==> flow/design.v <==
`timescale 1ns / 1ns
module downsampler
#(
    parameter DATA_WIDTH_INP = 8,
    parameter CIC_R = 4
)
(
    input                   clk,
    input                   reset_n,
    input   wire    signed  [DATA_WIDTH_INP - 1:0]  s_axis_in_tdata,
    input                   s_axis_in_tvalid,
    output  reg     signed  [DATA_WIDTH_INP - 1:0]  m_axis_out_tdata,
    output  reg             m_axis_out_tvalid
);
localparam DECIM_COUNTER_WIDTH = $clog2(CIC_R);
reg [DECIM_COUNTER_WIDTH - 1 : 0] counter;
always @(posedge clk)
begin
    if (!reset_n)           counter <= '0;
    else if (s_axis_in_tvalid)  counter <= (32'(counter) < CIC_R - 1) ? counter + {{(DECIM_COUNTER_WIDTH - 1){1'b0}}, 1'b1} : '0;
end
always @(posedge clk)
begin
    if (!reset_n)           m_axis_out_tdata <= '0;
    else if (s_axis_in_tvalid)  m_axis_out_tdata <= (32'(counter) < CIC_R - 1) ? m_axis_out_tdata : s_axis_in_tdata;
end
always @(posedge clk)
begin
    if (!reset_n)           m_axis_out_tvalid <= 1'b0;
    else if (s_axis_in_tvalid)  m_axis_out_tvalid <= (32'(counter) == CIC_R - 1);
    else                    m_axis_out_tvalid <= 1'b0;
end
endmodule
# From RTL to reports: downsampler
# Tool output for the design above, in the order of the flow.
# Lines are those of the file above, counted from 1.
# Library cell names are shortened.
# Not given: -
# design
top_module	downsampler
clock	clk
library	sky130hd
pvt_corner	tt_025C_1v80

# Word-level counts
# Yosys after proc, flatten, opt, wreduce and memory -nomap, before mapping. Enables and synchronous resets that opt folds into registers are not counted as muxes. Memory bits, and registers merged into a memory's read port (data or address), are not among the register bits. Print and check cells are not counted. Equal cells are merged and count once.
# word_totals
output_inout_bits	9
elab_cells	10
reg_bits	11
# op_classes
mux	1
reduce_logical	2
bitwise	1
n_eq	1
cmp	1
addsub	1
# ops
operator	n
AND reduction 2 bit	2
adder 2 x 1 -> 2 bit with constant B	1
less-than comparator 2 bit with constant B	1
equality test 2 bit with constant B	1
two-way mux 2 bit	1
NOT 1 bit	1

# Logic depth
# Longest topological path by Yosys (ltp), each cell counted once; first at word level (registers and memories cut), then after technology mapping (sequential cells cut; the memories' decode and read muxes count).
# depth
depth_word	3
abc_area	0
ltp_mapped	5
depth_no_buf	3

# After synthesis
# Yosys stat after the flow's synthesis: flattened, memories mapped to cells. It holds for the ABC_AREA given above (unset counts as 0); a run with the other value may have another netlist.
# Totals and module areas in this step are rounded.
# mapped
buf_cells	5
area_um2	495
cells	49
sequential_area_um2	220
ffs	11
# by_type
type	n	area_total_um2
dfxtp_1	11	220.211
o21ai_2	8	70.067
nand4_1	8	50.048
nand2_1	8	30.029
ha_1	2	25.024
buf_6	2	22.522
buf_4	2	15.014
nor2b_1	2	12.512
nor3b_2	1	12.512
mux2i_1	1	10.01
and2_4	1	8.758
o21a_1	1	7.507
and3_1	1	6.256
buf_2	1	5.005

# Timing after synthesis
# OpenSTA on the mapped netlist: ideal clock, no wires. The path of least setup slack (recovery checks aside). Input and output delay are each 20% of the period. Register names are those of the netlist, which keeps one name where synthesis merged equal registers.
# synth_path
path_kind	reg-to-reg
start	register counter[0]
end	register m_axis_out_tdata[0]
delay_ns	1.105
path_buffers	2
period_ns	1.17
arrival_time_ns	1.038
stages	6
launch_ns	0.000
t_required_ns	1.103
slack_ns	0.065
period_less_setup_slack_ns	1.105
# "delay_ns" is the arrival time less input delay plus setup time.
# "stages": output pins that drive a net of the path, with the launching flip-flop's if there is one; two outputs of one cell count as two.
# "period_less_setup_slack_ns" = period - worst setup slack (recovery checks aside). The figure is calculated, with input and output delays left at 20% of the set period.
# The rows between start and end are the longest chain of elaborated cells between them; the timing report does not say that the signal goes this way. Where chains are equally long, one stands for them.
# Each line given opens the expression or statement behind the cell; cells for indexed reads and writes are added by Yosys, which also makes memories of some case tables.
# synth_between
path_cell_list	dfxtp_1 -> ha_1 -> buf_6 -> and2_4 -> buf_6 -> o21ai_2
elab_chain_cells	3
cone_cells	3
cone_classes	compare: 1; logic: 1; reduce/logical: 1
# synth_lines
item	line_no	source
start, declared	16	reg [DECIM_COUNTER_WIDTH - 1 : 0] counter;
start, assigned	19	if (!reset_n)           counter <= '0;
start, assigned	20	else if (s_axis_in_tvalid)  counter <= (32'(counter) < CIC_R - 1) ? counter + {{(DECIM_COUNTER_WIDTH - 1){1'b0 ...
less-than comparator 2 bit	25	else if (s_axis_in_tvalid)  m_axis_out_tdata <= (32'(counter) < CIC_R - 1) ? m_axis_out_tdata : s_axis_in_tdat ...
NOT 1 bit	-
AND reduction 2 bit	-
end, assigned	24	if (!reset_n)           m_axis_out_tdata <= '0;
end, assigned	25
end, declared	12	output  reg     signed  [DATA_WIDTH_INP - 1:0]  m_axis_out_tdata,

# Timing after layout
# From the final timing report of stored run 1: the path of least setup slack in the routed layout; clock arrival at registers is part of the times.
# layout_path
path_kind	reg-to-reg
start	register counter[1]
end	register m_axis_out_tdata[4]
slack_ns	-0.21
t_required_ns	0.88
stages	4
period_ns	0.722
arrival_time_ns	1.08
launch_ns	0.26
path_buffers	0
# The rows between start and end are the longest chain of elaborated cells between them; the timing report does not say that the signal goes this way. Where chains are equally long, one stands for them.
# layout_between
path_cell_list	dfxtp_2 -> ha_4 -> and2_4 -> o21ai_2
elab_chain_cells	3
cone_cells	3
cone_classes	compare: 1; logic: 1; reduce/logical: 1
# layout_lines
item	line_no	source
start, declared	16	reg [DECIM_COUNTER_WIDTH - 1 : 0] counter;
start, assigned	19	if (!reset_n)           counter <= '0;
start, assigned	20	else if (s_axis_in_tvalid)  counter <= (32'(counter) < CIC_R - 1) ? counter + {{(DECIM_COUNTER_WIDTH - 1){1'b0 ...
less-than comparator 2 bit	25	else if (s_axis_in_tvalid)  m_axis_out_tdata <= (32'(counter) < CIC_R - 1) ? m_axis_out_tdata : s_axis_in_tdat ...
NOT 1 bit	-
AND reduction 2 bit	-
end, assigned	24	if (!reset_n)           m_axis_out_tdata <= '0;
end, assigned	25
end, declared	12	output  reg     signed  [DATA_WIDTH_INP - 1:0]  m_axis_out_tdata,

# Measured results for downsampler: 2 stored runs of the Yosys and OpenROAD flow on sky130hd. The settings differ; the order carries no meaning. The constraints put input and output delay at 20% of the set period each and load the outputs with 0.01 pF.
# "timing.achieved_period_ns": clock period set for the run, less the worst setup slack. It is reckoned from that one timing run; input and output delays stay at 20% of the period that was set.
# "worst_path_time_ns": the worst setup path's part of the clock period (all of it between registers, 20% less for each end at a port) less its slack. A launch clock that arrives late makes it longer, a capture clock that arrives late makes it shorter.
# By "total_power_w" is meant OpenSTA's value without simulated activity: inputs other than the clock are taken to toggle once in ten clock periods, and the tool carries that through the logic.
# Measured values are rounded.
# Settings: - = not set for that run.
# A result given as - is not shown for that run.
stored run	period_ns	CAP_MARGIN	CORE_MARGIN	CORE_UTILIZATION	SLEW_MARGIN	SETUP_SLACK_MARGIN	PLACE_DENSITY_LB_ADDON	CELL_PAD_IN_SITES_GLOBAL_PLACEMENT	TNS_END_PERCENT	ABC_AREA	GPL_ROUTABILITY_DRIVEN	MIN_ROUTING_LAYER	MAX_ROUTING_LAYER	finalCellArea_um2	timing.achieved_period_ns	fin_ws_ns	worst_path_time_ns	worst_path_kind	fin_hold_ws_ns	synth_area_um2	tns_setup_ns	design.die.area_um2	utilization_frac	total_power_w
stored run 1	0.722	20	2	40	20	-	-	-	-	-	-	-	-	805	0.928	-0.206	0.93	reg-to-reg	0.461	495	-3.17	1540	0.714	0.00121
stored run 2	0.741	20	6	49	30	0.07	0.05	3	20	0	1	met1	met4	-	-	-	-	-	-	-	-	-	-	-
# Stored run 2: not finished: floorplanning ended with error PDN-0185
