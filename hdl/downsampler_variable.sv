==> flow/design.v <==
`timescale 1ns / 1ns
module downsampler_variable
#(
    parameter DATA_WIDTH_INP = 8,
    parameter DATA_WIDTH_RATE = 16
)
(
    input                   clk,
    input                   reset_n,
    input   wire    signed  [DATA_WIDTH_INP - 1:0]  s_axis_in_tdata,
    input                   s_axis_in_tvalid,
    input   wire    signed  [DATA_WIDTH_RATE - 1:0] s_axis_rate_tdata,
    input                   s_axis_rate_tvalid,
    output  reg     signed  [DATA_WIDTH_INP - 1:0]  m_axis_out_tdata,
    output  reg             m_axis_out_tvalid
);
reg [DATA_WIDTH_RATE - 1 : 0] counter;
reg [DATA_WIDTH_RATE - 1 : 0] rate_buf;
always @(posedge clk)
begin
    if (!reset_n)
        rate_buf <= 1;
    else if (s_axis_rate_tvalid)
        rate_buf <= s_axis_rate_tdata;
end
always @(posedge clk)
begin
    if (!reset_n || s_axis_rate_tvalid) begin
        counter <= '0;
    end
    else if (s_axis_in_tvalid)
        counter <= (counter < rate_buf - 1) ? counter + {{(DATA_WIDTH_RATE - 1){1'b0}}, 1'b1} : '0;
end
always @(posedge clk)
begin
    if (!reset_n || s_axis_rate_tvalid)
        m_axis_out_tdata <= '0;
    else if (s_axis_in_tvalid)
        m_axis_out_tdata <= (counter < rate_buf - 1) ? m_axis_out_tdata : s_axis_in_tdata;
end
always @(posedge clk)
begin
    if (!reset_n || s_axis_rate_tvalid)
        m_axis_out_tvalid <= 1'b0;
    else if (s_axis_in_tvalid)
        m_axis_out_tvalid <= (counter == rate_buf - 1);
    else
        m_axis_out_tvalid <= 1'b0;
end
endmodule
### Reports on downsampler_variable

The steps from the RTL of downsampler_variable to its reports follow in flow order.
Lines are those of the file above, counted from 1.
Operators carry their Yosys type and port widths (W data, S select, Z words).
Cell names lack the library's common part.
Not given: -

| set-up | value |
|---|---|
| top | downsampler_variable |
| clock input | clk |
| standard-cell library | sky130hd |
| corner | tt_025C_1v80 |

### Word level

Yosys after proc, flatten, opt, wreduce and memory -nomap, before mapping. Enables and synchronous resets that opt folds into registers are not counted as muxes. Memory bits, and registers merged into a memory's read port (data or address), are not among the register bits. Print and check cells are not counted. Equal cells are merged and count once.

| operators by class | value |
|---|---|
| $add $sub $neg | 2 |
| equal/unequal tests | 1 |
| reduce/logical cells | 4 |
| magnitude comparators | 1 |
| muxes and demuxes | 1 |
| bitwise operators | 2 |

Operators by type and width:

| kind | number |
|---|---|
| $lt A16 B32 Y1 | 1 |
| $eq A16 B32 Y1 | 1 |
| $sub A16 B1 Y17 const B | 1 |
| $add A16 B1 Y16 const B | 1 |
| $mux W16 | 1 |
| $not A1 Y1 | 2 |
| $reduce_and A2 Y1 | 1 |
| $reduce_or A2 Y1 | 1 |
| $logic_or A1 B1 Y1 | 1 |
| $logic_not A1 Y1 | 1 |

| word-level totals | value |
|---|---|
| output and inout bits | 9 |
| input bits | 28 |
| register bits after elaboration | 41 |
| elaborated cells | 15 |

### Logic depth

Depth = most cells in a row (Yosys ltp): at word level without a register or memory, in the mapped netlist without a sequential cell, where the memories' decode and read muxes count.

| depth | value |
|---|---|
| depth after elaboration | 4 |
| ABC_AREA | 0 |
| mapped depth | 16 |

### After synthesis

Yosys stat after the flow's synthesis: flattened, memories mapped to cells. It holds for the ABC_AREA given above (unset counts as 0); a run with the other value may have another netlist.
The area totals of this step are shown rounded.

Cell types:

| cell type | number | total area (um^2) |
|---|---|---|
| dfxtp_1 | 41 | 820.787 |
| mux2i_1 | 23 | 230.221 |
| ha_1 | 18 | 225.216 |
| xnor2_1 | 18 | 157.651 |
| nor2_1 | 35 | 131.376 |
| nor2b_1 | 16 | 100.096 |
| xor2_1 | 11 | 96.342 |
| nand4_1 | 8 | 50.048 |
| a21oi_1 | 9 | 45.043 |
| nand2_1 | 12 | 45.043 |
| nand2b_1 | 5 | 31.28 |
| inv_1 | 8 | 30.029 |
| nor3_1 | 6 | 30.029 |
| nand3_1 | 5 | 25.024 |
| nor4_1 | 4 | 25.024 |
| buf_6 | 2 | 22.522 |
| o21ai_0 | 4 | 20.019 |
| buf_8 | 1 | 15.014 |

Other cell types: 16; their cells: 19.

| mapped netlist | value |
|---|---|
| mapped area | 2240 um^2 |
| cells in the netlist | 245 |
| buffer cells | 8 |
| sequential part of the area | 821 um^2 |
| flip-flop cells | 41 |

### Worst setup path after synthesis

Path of least setup slack by OpenSTA after synthesis, without wires, with an ideal clock, recovery checks aside; 20% of the period is set as input and as output delay. Where synthesis merged equal registers, the netlist keeps one of their names.

| path post-synthesis | value |
|---|---|
| kind | register to register |
| start | register rate_buf[2] |
| end | register counter[6] |
| stages on the path | 17 |
| arrival | 3128 ps |
| path delay | 3243 ps |
| buffers on the path | 3 |
| clock period | 3360 ps |
| slack | 118 ps |
| time at the first pin | 0 ps |
| library setup time | 115 ps |
| period reached after synthesis | 3242 ps |

"path delay" = arrival - input delay + setup time.
"stages on the path": output pins that drive a net of the path, with the launching flip-flop's if there is one; two outputs of one cell count as two.
"period reached after synthesis" is the clock period less the worst setup slack; recovery checks do not enter. This is arithmetic on one report: input and output delays are still those of the set period (20% each).
The rows between start and end are the longest chain of elaborated cells between them; the timing report does not say that the signal goes this way. Where chains are equally long, one stands for them.
Each line given opens the expression or statement behind the cell; cells for indexed reads and writes are added by Yosys, which also makes memories of some case tables.

| between the ends, post-synthesis | value |
|---|---|
| cells stage by stage | dfxtp_1 > nor3_1 > and3_1 > nand2b_1 > or2b_1 > nor4_1 > xnor2_1 > ha_1 > nand4_1 > nor4_1 > o21ai_0 > a31oi_1 > buf_6 > or2_1 > buf_6 > buf_8 > nor2_1 |
| length of the longest elaborated chain | 3 |
| elaborated cells on any way between the ends | 3 |
| classes of those cells | add/sub: 1; compare: 1; mux: 1 |

RTL lines, path post-synthesis:

| item | RTL line | source |
|---|---|---|
| from (decl) | 18 | `reg [DATA_WIDTH_RATE - 1 : 0] rate_buf;` |
| from (assign) | 22 | `rate_buf <= 1;` |
| from (assign) | 24 | `rate_buf <= s_axis_rate_tdata;` |
| $sub A16 B1 Y17 | 32 | `counter <= (counter < rate_buf - 1) ? counter + {{(DATA_WIDTH_RATE - 1){1'b0}}, 1'b1} : '0;` |
| $lt A16 B32 Y1 | 32 |  |
| $mux W16 | 32 |  |
| to (assign) | 29 | `counter <= '0;` |
| to (assign) | 32 |  |
| to (decl) | 17 | `reg [DATA_WIDTH_RATE - 1 : 0] counter;` |

### Timing after layout

Path of least setup slack in the final report of stored run 1 (OpenROAD, finished layout, wires in). Where an end is a register, its clock arrival counts in the times.
The path's times are printed in steps of 10 ps; the period is the one set.

| path after layout | value |
|---|---|
| kind | register to register |
| start | register rate_buf[3] |
| end | register m_axis_out_tdata[4] |
| slack | 420 ps |
| arrival | 3190 ps |
| library setup time | 100 ps |
| clock period | 3420 ps |
| stages on the path | 15 |
| time at the first pin | 290 ps |
| buffers on the path | 1 |

The rows between start and end are the longest chain of elaborated cells between them; the timing report does not say that the signal goes this way. Where chains are equally long, one stands for them.

| between the ends, after layout | value |
|---|---|
| cells stage by stage | dfxtp_4 > nor3_4 > and3_4 > nand2b_4 > or2b_1 > nor2_1 > xnor2_1 > ha_1 > nand4_1 > nor4_2 > o21ai_1 > a31oi_1 > buf_4 > mux2i_1 > nor2_1 |
| length of the longest elaborated chain | 4 |
| elaborated cells on any way between the ends | 4 |
| classes of those cells | add/sub: 1; compare: 1; logic: 1; reduce/logical: 1 |

RTL lines, path after layout:

| item | RTL line | source |
|---|---|---|
| from (decl) | 18 | `reg [DATA_WIDTH_RATE - 1 : 0] rate_buf;` |
| from (assign) | 22 | `rate_buf <= 1;` |
| from (assign) | 24 | `rate_buf <= s_axis_rate_tdata;` |
| $sub A16 B1 Y17 | 39 | `m_axis_out_tdata <= (counter < rate_buf - 1) ? m_axis_out_tdata : s_axis_in_tdata;` |
| $lt A16 B32 Y1 | 39 |  |
| $not A1 Y1 | - |  |
| $reduce_and A2 Y1 | - |  |
| to (assign) | 37 | `m_axis_out_tdata <= '0;` |
| to (assign) | 39 |  |
| to (decl) | 14 | `output  reg     signed  [DATA_WIDTH_INP - 1:0]  m_axis_out_tdata,` |

# Flow runs of downsampler_variable

Measured results for downsampler_variable: 2 stored runs of the Yosys and OpenROAD flow on sky130hd. The settings differ; the order carries no meaning. The constraints put input and output delay at 20% of the set period each and load the outputs with 0.01 pF.
By "clock period reached" is meant the clock period of the run minus its worst setup slack. This is arithmetic on one report: input and output delays are still those of the set period (20% each).
"allowed time less slack (worst setup path)" means the part of the period allowed to the worst setup path (the constraints hold back 20% at inputs and 20% at outputs) less its slack; where the path has registers, the arrival times of their clocks count too.
"overall power" is the tool's figure for a default switching activity; nothing was simulated.
"allowed time less slack (worst setup path)" is known to 10 ps.
Values from the reports are rounded here.

## Stored run 1

==> flow/run.sh <==
#!/bin/bash
# the make line also repeats the synthesis and layout settings of config.mk as NAME=value (left out here)
make -C /OpenROAD-flow-scripts/flow DESIGN_CONFIG=/design/flow/config.mk WORK_HOME=/design/flow/orfs CLKGATE_MAP_FILE= finish
==> flow/config.mk <==
export PLATFORM = sky130hd
export DESIGN_NAME = downsampler_variable
export DESIGN_NICKNAME = downsampler_variable
export VERILOG_FILES = /design/flow/design.v
export SDC_FILE = /design/flow/constraint.sdc
export NUM_CORES = 4
export LEC_CHECK = 0
export ABC_AREA = 0
export CAP_MARGIN = 20
export CORE_MARGIN = 8
export CORE_UTILIZATION = 23
export GPL_ROUTABILITY_DRIVEN = 0
export PLACE_DENSITY_LB_ADDON = 0.09
export SETUP_SLACK_MARGIN = 0.7
export SLEW_MARGIN = 20
==> flow/constraint.sdc <==
create_clock -name core_clock -period 3.42 [get_ports {clk}]
set_input_delay 0.6840 -clock core_clock [delete_from_list [all_inputs] [get_ports {clk}]]
set_output_delay 0.6840 -clock core_clock [all_outputs]
set_load 0.01 [all_outputs]

| result of stored run 1 | value |
|---|---|
| worst hold slack in the final report | 505 ps |
| clock period reached | 3004 ps |
| post-synthesis cell area | 2240 um^2 |
| overall power | 0.998 mW |
| standard-cell area of the final layout | 2940 um^2 |
| worst slack on setup checks | 416 ps |
| allowed time less slack (worst setup path) | 3000 ps |
| class of the worst setup path | register to register |
| utilization in the final report | 0.306 |
| sum of negative setup slack | 0 ps |
| area of the die | 13200 um^2 |

## Stored run 2

==> flow/run.sh <==
#!/bin/bash
# the make line also repeats the synthesis and layout settings of config.mk as NAME=value (left out here)
make -C /OpenROAD-flow-scripts/flow DESIGN_CONFIG=/design/flow/config.mk WORK_HOME=/design/flow/orfs CLKGATE_MAP_FILE= finish
==> flow/config.mk <==
export PLATFORM = sky130hd
export DESIGN_NAME = downsampler_variable
export DESIGN_NICKNAME = downsampler_variable
export VERILOG_FILES = /design/flow/design.v
export SDC_FILE = /design/flow/constraint.sdc
export NUM_CORES = 4
export LEC_CHECK = 0
export CAP_MARGIN = 30
export CELL_PAD_IN_SITES_DETAIL_PLACEMENT = 0
export CORE_ASPECT_RATIO = 0.66
export CORE_MARGIN = 6
export CORE_UTILIZATION = 65
export CTS_CLUSTER_SIZE = 63
export GPL_ROUTABILITY_DRIVEN = 0
export HOLD_SLACK_MARGIN = -0.09
export MAX_ROUTING_LAYER = met5
export MIN_ROUTING_LAYER = met2
export PLACE_DENSITY_LB_ADDON = 0.25
export SETUP_SLACK_MARGIN = -0.14
export SLEW_MARGIN = 20
==> flow/constraint.sdc <==
create_clock -name core_clock -period 3.64 [get_ports {clk}]
set_input_delay 0.7280 -clock core_clock [delete_from_list [all_inputs] [get_ports {clk}]]
set_output_delay 0.7280 -clock core_clock [all_outputs]
set_load 0.01 [all_outputs]

| result of stored run 2 | value |
|---|---|
| worst slack on setup checks | 153 ps |
| clock period reached | 3487 ps |
| sum of negative setup slack | 0 ps |
| standard-cell area of the final layout | 2710 um^2 |
| overall power | 0.914 mW |
| utilization in the final report | 0.869 |
| worst hold slack in the final report | 497 ps |
| post-synthesis cell area | 2240 um^2 |
| area of the die | 5030 um^2 |
| allowed time less slack (worst setup path) | 3490 ps |
| class of the worst setup path | register to register |
